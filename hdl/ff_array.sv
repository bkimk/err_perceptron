==> flow/design.v <==
interface banked_mem_itf(
    input   bit         clk,
    input   bit         rst
);
    logic   [31:0]      addr;
    logic               read;
    logic               write;
    logic   [63:0]      wdata;
    logic               ready;
    logic   [31:0]      raddr;
    logic   [63:0]      rdata;
    logic               rvalid;
    bit                 error = 1'b0;
    modport dut (
        input           clk,
        input           rst,
        output          addr,
        output          read,
        output          write,
        output          wdata,
        input           ready,
        input           raddr,
        input           rdata,
        input           rvalid
    );
    modport mem (
        input           clk,
        input           rst,
        input           addr,
        input           read,
        input           write,
        input           wdata,
        output          ready,
        output          rdata,
        output          raddr,
        output          rvalid,
        output          error
    );
    modport mon (
        input           clk,
        input           rst,
        input           addr,
        input           read,
        input           write,
        input           wdata,
        input           ready,
        input           rdata,
        input           raddr,
        input           rvalid,
        input           error
    );
endinterface
interface mem_itf(
    input   bit         clk,
    input   bit         rst
);
    logic   [31:0]      addr;
    logic   [3:0]       rmask;
    logic   [3:0]       wmask;
    logic   [31:0]      rdata;
    logic   [31:0]      wdata;
    logic               resp;
    bit                 error = 1'b0;
    modport dut (
        input           clk,
        input           rst,
        output          addr,
        output          rmask,
        output          wmask,
        input           rdata,
        output          wdata,
        input           resp
    );
    modport mem (
        input           clk,
        input           rst,
        input           addr,
        input           rmask,
        input           wmask,
        output          rdata,
        input           wdata,
        output          resp,
        output          error
    );
    modport mon (
        input           clk,
        input           rst,
        input           addr,
        input           rmask,
        input           wmask,
        input           rdata,
        input           wdata,
        input           resp,
        output          error
    );
endinterface
interface mon_itf(
    input   bit             clk,
    input   bit             rst
);
            logic           valid [8];
            logic   [63:0]  order [8];
            logic   [31:0]  inst [8];
            logic           halt [8];
            logic   [4:0]   rs1_addr [8];
            logic   [4:0]   rs2_addr [8];
            logic   [31:0]  rs1_rdata [8];
            logic   [31:0]  rs2_rdata [8];
            logic   [4:0]   rd_addr [8];
            logic   [31:0]  rd_wdata [8];
            logic   [31:0]  pc_rdata [8];
            logic   [31:0]  pc_wdata [8];
            logic   [31:0]  mem_addr [8];
            logic   [3:0]   mem_rmask [8];
            logic   [3:0]   mem_wmask [8];
            logic   [31:0]  mem_rdata [8];
            logic   [31:0]  mem_wdata [8];
            bit             error = 1'b0;
endinterface
package rv32i_types;
    localparam int PR_WIDTH = 6;                                         
    localparam int ROB_WIDTH = 3;                                        
    localparam int RS_WIDTH = 3;                                         
    localparam int PHYS_REG_NUM = 2**PR_WIDTH;                           
    localparam int RAT_NUM = 32;
    localparam int RRF_NUM = 32;
    localparam int RS_NUM = 2**RS_WIDTH;                                 
    localparam int ROB_NUM = 2**ROB_WIDTH;                               
    localparam logic [RS_WIDTH:0] RS_NUM_LOGIC = 2**RS_WIDTH;       
    localparam logic [ROB_WIDTH:0] ROB_NUM_LOGIC = 2**ROB_WIDTH; 
    localparam logic [ROB_WIDTH-1:0] ROB_IDX_LOGIC = 2**ROB_WIDTH;    
    localparam logic [PR_WIDTH-1:0] PR_NUM_LOGIC = 2**PR_WIDTH;
    localparam int GHR_WIDTH = 32;
    localparam int WEIGHTS_WIDTH = 8;
    localparam int P_TABLE_SIZE = 256;
    typedef enum logic [6:0] {
        op_b_lui    = 7'b0110111,  
        op_b_auipc  = 7'b0010111,  
        op_b_jal    = 7'b1101111,  
        op_b_jalr   = 7'b1100111,  
        op_b_br     = 7'b1100011,  
        op_b_load   = 7'b0000011,  
        op_b_store  = 7'b0100011,  
        op_b_imm    = 7'b0010011,  
        op_b_reg    = 7'b0110011   
    } rv32i_op_b_t;
    typedef enum bit [2:0] {
        mul     = 3'b000,
        mulh    = 3'b001,
        mulhsu  = 3'b010,
        mulhu   = 3'b011, 
        div     = 3'b100,
        divu    = 3'b101, 
        rem     = 3'b110, 
        remu    = 3'b111
    } M_ext_funct3_t;
    typedef enum bit [2:0] {
        beq  = 3'b000,
        bne  = 3'b001,
        blt  = 3'b100,
        bge  = 3'b101,
        bltu = 3'b110,
        bgeu = 3'b111
    } branch_funct3_t;
    typedef enum bit [2:0] {
        lb  = 3'b000,
        lh  = 3'b001,
        lw  = 3'b010,
        lbu = 3'b100,
        lhu = 3'b101
    } load_funct3_t;
    typedef enum bit [2:0] {
        sb = 3'b000,
        sh = 3'b001,
        sw = 3'b010
    } store_funct3_t;
    typedef enum bit [2:0] {
        alu_add = 3'b000,
        alu_sll = 3'b001,
        alu_sra = 3'b010,
        alu_sub = 3'b011,
        alu_xor = 3'b100,
        alu_srl = 3'b101,
        alu_or  = 3'b110,
        alu_and = 3'b111
    } alu_ops;
    typedef enum bit [2:0] {
        add  = 3'b000,  
        sll  = 3'b001,
        slt  = 3'b010,
        sltu = 3'b011,
        axor = 3'b100,
        sr   = 3'b101,  
        aor  = 3'b110,
        aand = 3'b111
    } arith_funct3_t;
    typedef struct packed {
        logic                       valid;
        logic   [31:0]              inst;
        logic   [4:0]               rs1_addr;
        logic   [4:0]               rs2_addr;
        logic   [31:0]              rs1_rdata;
        logic   [31:0]              rs2_rdata;
        logic   [4:0]               rd_addr;
        logic   [31:0]              rd_wdata;
        logic   [31:0]              pc_rdata, pc_wdata;
        logic   [31:0]              mem_addr;
        logic   [3:0]               mem_rmask, mem_wmask;
        logic   [31:0]              mem_rdata, mem_wdata;
    } RVFI;
    typedef struct packed {
        logic   [31:0]  pc;
        logic   [31:0]  pc_next;
        logic   [31:0]  out_inst;
        logic           prediction;
    } if_id_stage_reg_t;
    typedef struct packed {
        logic   [31:0]  pc;
        logic   [31:0]  pc_next;
        logic           valid;
        logic   [31:0]  inst;
        logic           decoded;
        logic   [6:0]   opcode;
        logic   [6:0]   funct7;
        logic   [2:0]   funct3;
        logic   [3:0]   mem_rmask;
        logic   [3:0]   mem_wmask;
        logic           RegWrite;
        logic           MemtoReg;
        logic   [4:0]   rs1_addr;
        logic   [4:0]   rs2_addr;
        logic   [4:0]   rd;
        logic   [31:0]  imm_gen;
        logic           prediction;
        logic   [1:0]   reservation_choice;
        RVFI            rvfi_sig;
    } id_ex_stage_reg_t;
    typedef struct packed {
        logic                   cdb_valid;
        logic   [ROB_WIDTH-1:0] rob;
        logic   [4:0]           arch_reg;
        logic   [PR_WIDTH-1:0]  phys_reg;
        logic   [31:0]          data;            
        logic   [31:0]          ps1_rdata;
        logic   [31:0]          ps2_rdata;
        logic                   is_store;
        logic                   is_branch;
        logic                   is_jalr;
        logic   [31:0]          branch_imm;
        logic   [31:0]          mem_addr;
        logic   [31:0]          mem_wdata;
        logic   [31:0]          mem_rdata;
        logic   [3:0]           mem_rmask;
        logic   [3:0]           mem_wmask;
    } cdb_t;
    typedef struct packed {
        logic                   rob_valid;   
        logic   [ROB_WIDTH-1:0] idx;         
        logic   [PR_WIDTH-1:0]  pReg;        
        logic   [4:0]           archReg;     
        logic                   br;          
        logic   [31:0]          br_imm;      
        logic   [31:0]          pc;          
        logic                   st;          
        logic                   jmp;         
        logic                   prediction;  
        logic                   is_branch;
        RVFI                    rvfi_sig;
    } ROBEntry_t;
    typedef struct packed {
        logic                       valid;                   
        logic   [31:0]              imm_gen;                 
        logic   [6:0]               opcode;                  
        logic   [3:0]               Op;                      
        logic   [PR_WIDTH-1:0]      prs1;                    
        logic   [PR_WIDTH-1:0]      prs2;                    
        logic                       prs1Ready;               
        logic                       prs2Ready;               
        logic   [PR_WIDTH-1:0]      pDest;                   
        logic   [4:0]               archDest;                
        logic   [ROB_WIDTH-1:0]     Wrob;                    
    } ReservationEntry_t;
    typedef struct packed {
        logic                       ls_valid;                
        logic                       operation;               
        logic   [PR_WIDTH-1:0]      addr;                    
        logic                       addrReady;               
        logic   [PR_WIDTH-1:0]      data;                    
        logic                       dataReady;               
        logic   [31:0]              offset;                  
        logic   [PR_WIDTH-1:0]      pDest;                   
        logic   [4:0]               archDest;                
        logic   [ROB_WIDTH-1:0]     Wrob;                    
        logic                       inProgress;              
        logic                       commit;                  
        logic   [2:0]               funct3;                  
    } loadStoreReservationEntry_t;
endpackage
module ff_array #(
            parameter               S_INDEX     = 4,
            parameter               WIDTH       = 1
)(
    input   logic                   clk0,
    input   logic                   rst0,
    input   logic                   csb0,
    input   logic                   web0,
    input   logic   [S_INDEX-1:0]   addr0,
    input   logic   [WIDTH-1:0]     din0,
    output  logic   [WIDTH-1:0]     dout0
);
            localparam              NUM_SETS    = 2**S_INDEX;
            logic                   web0_reg;
            logic   [S_INDEX-1:0]   addr0_reg;
            logic   [WIDTH-1:0]     din0_reg;
            logic   [WIDTH-1:0]     internal_array [NUM_SETS];
    always_ff @(posedge clk0) begin
        if (rst0) begin
            web0_reg  <= 1'b0;
            addr0_reg <= 'x;
            din0_reg  <= 'x;
        end else begin
            if (!csb0) begin
                web0_reg  <= web0;
                addr0_reg <= addr0;
                din0_reg  <= din0;
            end
        end
    end
    always_ff @(posedge clk0) begin
        if (rst0) begin
            for (int i = 0; i < NUM_SETS; i++) begin
                internal_array[i] <= '0;
            end
        end else begin
            if (!web0_reg) begin
                internal_array[addr0_reg] <= din0_reg;
            end
        end
    end
    always_comb begin
        dout0 = internal_array[addr0_reg];
    end
endmodule : ff_array
### Step by step through the tools: ff_array

Tool output for the design above, in the order of the flow.
Line numbers count from 1 in the design file above.
Library cell names are shortened.
The mark n/a stands for no value.

* design top: ff_array
* clock port: clk0
* standard-cell library: sky130hd
* timing corner: tt_025C_1v80

### Elaborated design

Yosys after proc, flatten, opt, wreduce and memory -nomap, before mapping. Print and check cells are not counted. Equal cells are merged and count once.
Yosys's memory passes give these memory sizes; they may raise the number of words (mostly to a power of two), join words into wider ones and drop unused or constant bits.

* equal/unequal tests: 1
* muxes and demuxes: 12

Operators with widths (count)
* 4-bit 2-to-1 mux: 5
* 1-bit 2-to-1 mux: 7
* 2-bit inequality test with constant B: 1

* register bits: 6
* bits in writable memories: 16
* memories: 1
* output and inout port bits: 1
* word-level cells: 17

Memory list
* internal_array: depth 16, bits a word 1, line 315 `logic   [WIDTH-1:0]     internal_array [NUM_SETS];`

### Longest topological paths

Longest topological path by Yosys (ltp), each cell counted once; first at word level (registers and memories cut), then after technology mapping (sequential cells cut; the memories' decode and read muxes count).

* depth after elaboration: 3
* ABC_AREA: 0
* depth in mapped cells: 3
* gate-level depth less buffers: 3

### Synthesis result

Yosys stat after the flow's synthesis: flattened, memories mapped to cells. It holds for the ABC_AREA given above (unset counts as 0); a run with the other value may have another netlist.

* cells in the netlist: 93
* cell area after synthesis: 1218.7 um2
* sequential area: 730.7 um2
* flip-flops: 26

Cell types
* edfxtp_1: count 21, area in all 630.605 um2
* mux4_1: count 4, area in all 105.101 um2
* dfxtp_1: count 5, area in all 100.096 um2
* a21o_1: count 12, area in all 90.086 um2
* nor2_1: count 19, area in all 71.318 um2
* mux2_2: count 4, area in all 45.043 um2
* mux2i_1: count 4, area in all 40.038 um2
* o21bai_1: count 4, area in all 30.029 um2
* nand2_1: count 5, area in all 18.768 um2
* nand2b_1: count 2, area in all 12.512 um2
* nor2b_1: count 2, area in all 12.512 um2
* nand3_1: count 2, area in all 10.01 um2
* nor4b_1: count 1, area in all 8.758 um2
* clkbuf_1: count 2, area in all 7.507 um2
* nand3b_1: count 1, area in all 7.507 um2
* and2_1: count 1, area in all 6.256 um2
* and3_1: count 1, area in all 6.256 um2
* nor4_1: count 1, area in all 6.256 um2

Not listed: further types 2, cells in them 2.

### Timing after synthesis

Source: OpenSTA report_checks on the synthesized netlist (no wires, ideal clock, input and output delay 20% of the period each), path of least setup slack; recovery checks are left aside. Register names are those of the netlist, which keeps one name where synthesis merged equal registers.

* path kind: reg2out
* from: register (no name shown)
* to: output port dout0[0]
* clock period: 1.45 ns
* output delay: 0.290 ns
* time at the first pin: 0.000 ns
* data arrival time: 1.184 ns
* required time: 1.160 ns
* slack: -0.024 ns
* delay of the path: 1.184 ns
* driving pins on the path: 4
* buffers on the path: 0
* period reached after synthesis: 1.474 ns

"delay of the path" = arrival - input delay + setup time.
At an output port there is no setup time.
"driving pins on the path" counts driving pins, that of a launching flip-flop among them; a cell with two outputs on the path counts twice.
"period reached after synthesis" = period - worst setup slack (recovery checks aside). The figure is calculated, with input and output delays left at 20% of the set period.

* cells stage by stage: dfxtp_1 mux4_1 mux2i_1 mux2i_1

RTL lines, path post-synthesis
* to (decl): line 309 `output  logic   [WIDTH-1:0]     dout0`

Chain of elaborated cells between the ends: none given.

### Worst path after layout

From the final timing report of entry A: the path of least setup slack in the routed layout; clock arrival at registers is part of the times.

* path kind: reg2out
* from: register (no name shown)
* to: output port dout0[0]
* clock period: 1.53 ns
* output delay: 0.31 ns
* time at the first pin: 0.32 ns
* data arrival time: 1.61 ns
* required time: 1.22 ns
* slack: -0.39 ns
* driving pins on the path: 5
* buffers on the path: 1

* cells stage by stage: dfxtp_4 mux4_2 mux2i_1 mux2i_1 buf_2

RTL lines, path post-layout
* to (decl): line 309 `output  logic   [WIDTH-1:0]     dout0`

Chain of elaborated cells between the ends: none given.

FLOW RESULTS
============

Design ff_array on sky130hd. What follows are 2 stored runs of the flow, each under its own settings; their order means nothing. The constraints put input and output delay at 20% of the set period each and load the outputs with 0.01 pF.
"total power of the final layout" is the tool's figure for a default switching activity; nothing was simulated.

### Entry A

==> flow/run.sh <==
#!/bin/bash
# the make line also repeats the synthesis and layout settings of config.mk as NAME=value (left out here)
make -C /OpenROAD-flow-scripts/flow DESIGN_CONFIG=/design/flow/config.mk WORK_HOME=/design/flow/orfs CLKGATE_MAP_FILE= finish
==> flow/config.mk <==
export PLATFORM = sky130hd
export DESIGN_NAME = ff_array
export DESIGN_NICKNAME = ff_array
export VERILOG_FILES = /design/flow/design.v
export SDC_FILE = /design/flow/constraint.sdc
export NUM_CORES = 4
export LEC_CHECK = 0
export CAP_MARGIN = 20
export CORE_MARGIN = 2
export CORE_UTILIZATION = 40
export SLEW_MARGIN = 20
==> flow/constraint.sdc <==
create_clock -name core_clock -period 1.53 [get_ports {clk0}]
set_input_delay 0.3060 -clock core_clock [delete_from_list [all_inputs] [get_ports {clk0}]]
set_output_delay 0.3060 -clock core_clock [all_outputs]
set_load 0.01 [all_outputs]

Results of entry A:
- Die footprint: 3,504.1 um2
- Summed negative setup slack: -0.388 ns
- Utilization after routing: 0.499
- Total power of the final layout: 1,453 µW
- Cell area after synthesis: 1,218.7 um2
- Setup slack of the worst path: -0.388 ns

### Entry B

==> flow/run.sh <==
#!/bin/bash
# the make line also repeats the synthesis and layout settings of config.mk as NAME=value (left out here)
make -C /OpenROAD-flow-scripts/flow DESIGN_CONFIG=/design/flow/config.mk WORK_HOME=/design/flow/orfs CLKGATE_MAP_FILE= finish
==> flow/config.mk <==
export PLATFORM = sky130hd
export DESIGN_NAME = ff_array
export DESIGN_NICKNAME = ff_array
export VERILOG_FILES = /design/flow/design.v
export SDC_FILE = /design/flow/constraint.sdc
export NUM_CORES = 4
export LEC_CHECK = 0
export ABC_AREA = 1
export CAP_MARGIN = 20
export CORE_MARGIN = 2
export CORE_UTILIZATION = 46
export GPL_ROUTABILITY_DRIVEN = 1
export MAX_ROUTING_LAYER = met5
export MIN_ROUTING_LAYER = met2
export PLACE_DENSITY_LB_ADDON = 0.29
export SLEW_MARGIN = 20
==> flow/constraint.sdc <==
create_clock -name core_clock -period 2.09 [get_ports {clk0}]
set_input_delay 0.4180 -clock core_clock [delete_from_list [all_inputs] [get_ports {clk0}]]
set_output_delay 0.4180 -clock core_clock [all_outputs]
set_load 0.01 [all_outputs]

Results of entry B:
- Die footprint: 3,179.3 um2
- Summed negative setup slack: 0.000 ns
- Utilization after routing: 0.559
- Total power of the final layout: 968.3 µW
- Cell area after synthesis: 1,262.5 um2
- Setup slack of the worst path: 0.143 ns
